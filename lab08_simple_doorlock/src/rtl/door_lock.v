==> flow/design.v <==
module door_lock #(
    parameter IDLE = 3'h0,
    parameter WAIT = 3'h1,
    parameter FIRST = 3'h2,
    parameter OK = 3'h3,
    parameter FAIL = 3'h4,  
    parameter FAIL_WAIT = 3'h5
)(
    input clk,
    input n_rst,
    input start,
    input button_0,
    input button_1,
    input button_2,
    output reg led_ok,
    output reg led_fail,
    output reg led_0,
    output reg led_1,
    output reg led_2
);
reg b0_d1;
reg b0_d2;
reg b1_d1;
reg b1_d2;
reg b2_d1;
reg b2_d2;
wire b0_on;
wire b1_on;
wire b2_on;
reg [2:0] n_state;  
reg [2:0] c_state;  
always @(posedge clk or negedge n_rst) begin
    if (!n_rst) begin 
        c_state <= IDLE;
    end
    else begin
        c_state <= n_state;
    end
end
always @(posedge clk or negedge n_rst) begin
    if (!n_rst) begin
        b0_d1 <= 1'b0;
        b0_d2 <= 1'b0;
    end
    else begin
        b0_d1 <= button_0;
        b0_d2 <= b0_d1;
    end
end
always @(posedge clk or negedge n_rst) begin
    if (!n_rst) begin
        b1_d1 <= 1'b0;
        b1_d2 <= 1'b0;
    end
    else begin
        b1_d1 <= button_1;
        b1_d2 <= b1_d1;
    end
end
always @(posedge clk or negedge n_rst) begin
    if (!n_rst) begin
        b2_d1 <= 1'b0;
        b2_d2 <= 1'b0;
    end
    else begin
        b2_d1 <= button_2;
        b2_d2 <= b2_d1;
    end
end
assign b0_on = ((b0_d1 == 1'b0) && (b0_d2 == 1'b1)) ? 1'b1 : 1'b0;
assign b1_on = ((b1_d1 == 1'b0) && (b1_d2 == 1'b1)) ? 1'b1 : 1'b0;
assign b2_on = ((b2_d1 == 1'b0) && (b2_d2 == 1'b1)) ? 1'b1 : 1'b0;
always @(posedge clk or negedge n_rst) begin
    if (!n_rst) begin
        led_0 <= 1'b0;
        led_1 <= 1'b0;
        led_2 <= 1'b0;
    end
    else begin
        if (b1_on == 1'b1 && start == 1'b1) begin
            led_0 <= 1'b1;
            led_1 <= 1'b1;
            led_2 <= 1'b1;
        end
        else if (b1_on == 1'b0 && start == 1'b1) begin 
            led_0 <= led_0;
            led_1 <= led_1;
            led_2 <= led_2;
        end
        else begin
            led_0 <= 1'b0;
            led_1 <= 1'b0;
            led_2 <= 1'b0;
        end
    end
end
always @(posedge clk or negedge n_rst) begin
    if (!n_rst) begin
        led_ok <= 1'b0;
    end
    else begin
        if (c_state == OK) begin
            led_ok <= 1'b1;
        end
        else begin
            led_ok <= 1'b0;
        end
    end
end
always @(posedge clk or negedge n_rst) begin
    if (!n_rst) begin
        led_fail <= 1'b0;
    end
    else begin
        if (c_state == FAIL) begin
            led_fail <= 1'b1;
        end
        else begin
            led_fail <= 1'b0;
        end
    end
end
always @(c_state or b0_on or b1_on or b2_on or start) begin
    case(c_state) 
        IDLE : begin
            if (start == 1'b0) begin
                n_state = IDLE;
            end
            else begin  
                n_state = WAIT;
            end
        end
        WAIT : begin
            if (b0_on == 1'b0 && b1_on == 1'b0 && b2_on == 1'b1) begin
                n_state = FIRST;
            end
            else if (b0_on == 1'b0 && b1_on == 1'b0 && b2_on == 1'b0) begin
                n_state = WAIT;
            end
            else begin
                n_state = FAIL_WAIT;
            end
        end
        FIRST : begin
            if (b0_on == 1'b1) begin
                n_state = OK;
            end
            else if (b0_on == 1'b0 && b1_on == 1'b0 && b2_on == 1'b0) begin
                n_state = FIRST;
            end
            else begin
                n_state = FAIL_WAIT;
            end
        end
        OK : begin
            if (start == 1'b0) begin
                n_state = IDLE;
            end
            else begin
                n_state = OK;
            end
        end
        FAIL_WAIT : begin
            if (b2_on == 1'b1 || b1_on == 1'b1 || b0_on == 1'b1) begin
                n_state = FAIL;
            end
            else begin
                n_state = FAIL_WAIT;
            end
        end
        FAIL : begin
            if (start == 1'b0) begin
                n_state = IDLE;
            end
            else begin
                n_state = FAIL;
            end
        end
        default : begin
            n_state = IDLE;
        end
    endcase
end
endmodule
* Tool chain data of door_lock
Tool output for the design above, in the order of the flow.
Lines are those of the file above, counted from 1.
Operators carry their Yosys type and port widths (W data, S select, Z words).
The mark - stands for no value.
- Top :: door_lock
- Clock input :: clk
- Cell library :: sky130hd
- Corner :: tt_025C_1v80

* Elaborated design
Counts by Yosys on the flattened word-level netlist (proc, flatten, opt, wreduce; memories kept). Register bits leave out memories and registers merged into their read ports (data or address). Print and check cells are left out. Cells with the same type and inputs are merged into one.
- Bits in registers :: 12
- Bits in latches :: 0
- Bits in writable memories :: 0
- Bits in read-only memories :: 0
- Word width x clocked read ports :: 0
- Memories kept :: 0
- Elaborated cells :: 49
- $add $sub $neg :: 0
- $mul :: 0
- Divide/modulo/power cells :: 0
- $lt $le $gt $ge :: 0
- Equality and inequality tests :: 6
- Shifts and indexed selects :: 0
- Mux-type cells :: 16
- Bitwise operators :: 6
- Reduce/logical cells :: 11
** Operators by type and width (number)
- $pmux W3 S6 :: 1
- $mux W3 :: 5
- $mux W1 :: 9
- $logic_and A1 B1 Y1 :: 8
- $not A1 Y1 :: 6
- $eq A3 B2 Y1 const B :: 2
- $eq A3 B3 Y1 const B :: 2
- $eq A3 B1 Y1 const B :: 1
- $logic_not A3 Y1 :: 1
- $logic_or A1 B1 Y1 :: 2
- $ne A2 B2 Y1 const B :: 1
- $mux W2 :: 1

* Logic depth
Yosys ltp: most cells in a row. Word level: on the elaborated netlist, between registers, memories and ports. Mapped: between sequential cells and ports; inverters and the memories' decode and read muxes count.
- Depth in word-level cells :: 9
- ABC_AREA :: 0
- Depth in mapped cells :: 3
- Mapped depth without buffers :: 3

* After synthesis
Yosys stat after the flow's synthesis: flattened, memories mapped to cells. It holds for the ABC_AREA given above (unset counts as 0); a run with the other value may have another netlist.
** Cell types
- sky130_fd_sc_hd__dfrtp_1 :: number 14, area in all 350.336 µm²
- sky130_fd_sc_hd__nor2b_4 :: number 2, area in all 27.526 µm²
- sky130_fd_sc_hd__dfstp_2 :: number 1, area in all 26.275 µm²
- sky130_fd_sc_hd__mux2i_1 :: number 2, area in all 20.019 µm²
- sky130_fd_sc_hd__buf_4 :: number 2, area in all 15.014 µm²
- sky130_fd_sc_hd__nand2b_4 :: number 1, area in all 13.763 µm²
- sky130_fd_sc_hd__a32o_1 :: number 1, area in all 10.01 µm²
- sky130_fd_sc_hd__nor3_1 :: number 2, area in all 10.01 µm²
- sky130_fd_sc_hd__a22o_1 :: number 1, area in all 8.758 µm²
- sky130_fd_sc_hd__a2bb2oi_1 :: number 1, area in all 8.758 µm²
- sky130_fd_sc_hd__inv_1 :: number 2, area in all 7.507 µm²
- sky130_fd_sc_hd__nor3b_1 :: number 1, area in all 7.507 µm²
- sky130_fd_sc_hd__o21a_1 :: number 1, area in all 7.507 µm²
- sky130_fd_sc_hd__nor2_2 :: number 1, area in all 6.256 µm²
- sky130_fd_sc_hd__a21oi_1 :: number 1, area in all 5.005 µm²
- sky130_fd_sc_hd__o21ai_1 :: number 1, area in all 5.005 µm²
- sky130_fd_sc_hd__nand2_1 :: number 1, area in all 3.754 µm²
- sky130_fd_sc_hd__nor2_1 :: number 1, area in all 3.754 µm²
- Cell count :: 36
- Synthesis area :: 536.8 µm²
- Flip-flop cells :: 15
- Buffers :: 2

* Worst setup path after synthesis
OpenSTA on the mapped netlist: ideal clock, no wires. The path of least setup slack (recovery checks aside). Input and output delay are each 20% of the period. Register names are those of the netlist, which keeps one name where synthesis merged equal registers.
- Kind :: reg-to-reg
- Start :: register b1_d1
- End :: register c_state
- Clock period :: 1.1 ns
- Library setup time :: 0.121 ns
- Time at the first pin :: 0.000 ns
- Arrival :: 0.815 ns
- Setup slack :: 0.164 ns
- Path delay :: 0.936 ns
- Driving pins on the path :: 4
- Buffers on the path :: 0
- Synthesis period reached :: 0.936 ns
"path delay" = arrival - input delay + setup time.
"driving pins on the path" counts driving pins, that of a launching flip-flop among them; a cell with two outputs on the path counts twice.
"synthesis period reached" is the clock period less the worst setup slack; recovery checks do not enter. This is arithmetic on one report: input and output delays are still those of the set period (20% each).
Where an end lacks its bit number, it is one bit of the signal, or one of the new flip-flops if synthesis recoded a state register.
Between the ends stands the longest chain of elaborated cells between them, by number of cells; it is not shown to be the way that was timed. Of several equally long chains one is given.
Each line given opens the expression or statement behind the cell; cells for indexed reads and writes are added by Yosys, which also makes memories of some case tables.
- Cells stage by stage :: sky130_fd_sc_hd__dfrtp_1 > sky130_fd_sc_hd__nor2b_4 > sky130_fd_sc_hd__nor2_2 > sky130_fd_sc_hd__a32o_1
- Cells in the longest elaborated chain :: 9
** Ends and longest elaborated chain, after synthesis
- start, declared :: RTL line 23 : reg b1_d1;
- start, assigned :: RTL line 52 : b1_d1 <= 1'b0;
- start, assigned :: RTL line 56 : b1_d1 <= button_1;
- $not A1 Y1 :: RTL line 71 : assign b1_on = ((b1_d1 == 1'b0) && (b1_d2 == 1'b1)) ? 1'b1 : 1'b0;
- $logic_and A1 B1 Y1 :: RTL line 71
- $mux W1 :: RTL line 71
- $not A1 Y1 :: RTL line 148 : else if (b0_on == 1'b0 && b1_on == 1'b0 && b2_on == 1'b0) begin
- $logic_and A1 B1 Y1 x2 :: RTL line 148
- $mux W3 :: RTL line 148
- $mux W3 :: RTL line 145 : if (b0_on == 1'b1) begin
- $pmux W3 S6 :: RTL line 124 : case(c_state)
- end, assigned :: RTL line 34 : c_state <= IDLE;
- end, assigned :: RTL line 37 : c_state <= n_state;
- end, declared :: RTL line 31 : reg [2:0] c_state;

* Timing after layout
Path of least setup slack in the final report of run 1 (OpenROAD, finished layout, wires in). Where an end is a register, its clock arrival counts in the times.
- Kind :: reg-to-output
- Start :: register (no name shown)
- End :: output port led_1
- Clock period :: 1.61 ns
- Time at the first pin :: 0.28 ns
- Arrival :: 0.83 ns
- Setup slack :: 0.46 ns
- Driving pins on the path :: 2
- Buffers on the path :: 1
- Cells stage by stage :: sky130_fd_sc_hd__dfrtp_1 > sky130_fd_sc_hd__buf_2
- Cells in the longest elaborated chain :: 0
** Ends and longest elaborated chain, post-layout
- end, declared :: RTL line 18 : output reg led_1,

Memo
Re: implementation data of door_lock

Settings and measured results of 2 stored flow runs for module door_lock (sky130hd), not sorted in any way. The constraints put input and output delay at 20% of the set period each and load the outputs with 0.01 pF.
By "period achieved" is meant the clock period of the run minus its worst setup slack. This is arithmetic on one report: input and output delays are still those of the set period (20% each).
"time used up by the worst setup path" = time allowed to the worst setup path (clock period - input delay - output delay, where it has them) - its slack; a late launch clock adds to it, a late capture clock takes from it.
"total power of the final layout": no workload was simulated; the value follows from the tool's default switching activity.

** Run 1
- Settings :: period_ns=1.61; CORE_UTILIZATION=18; SETUP_SLACK_MARGIN=0.46; CELL_PAD_IN_SITES_GLOBAL_PLACEMENT=2; CELL_PAD_IN_SITES_DETAIL_PLACEMENT=1; GPL_ROUTABILITY_DRIVEN=1; CTS_CLUSTER_DIAMETER=31; MAX_ROUTING_LAYER=met5; CAP_MARGIN=20; CORE_MARGIN=2; SLEW_MARGIN=20
- Total power of the final layout :: 0.7342 mW
- Die size :: 3,434.6 µm²
- Final design utilization :: 23.9%
- Standard-cell area after layout :: 669.4 µm²
- Time used up by the worst setup path :: 0.83 ns
- Critical path type :: reg-to-output
- Worst setup slack after layout :: 0.462 ns
- Cell area after synthesis :: 536.8 µm²
- Period achieved :: 1.148 ns

** Run 2
- Settings :: period_ns=1.47; CORE_UTILIZATION=56; PLACE_DENSITY_LB_ADDON=0.24; CELL_PAD_IN_SITES_DETAIL_PLACEMENT=2; ABC_AREA=0; GPL_TIMING_DRIVEN=1; CTS_CLUSTER_SIZE=66; SLEW_MARGIN=5; MIN_ROUTING_LAYER=met2; MAX_ROUTING_LAYER=met4; CAP_MARGIN=20; CORE_MARGIN=2
- Outcome :: did not finish, placement stopped with DPL-0033
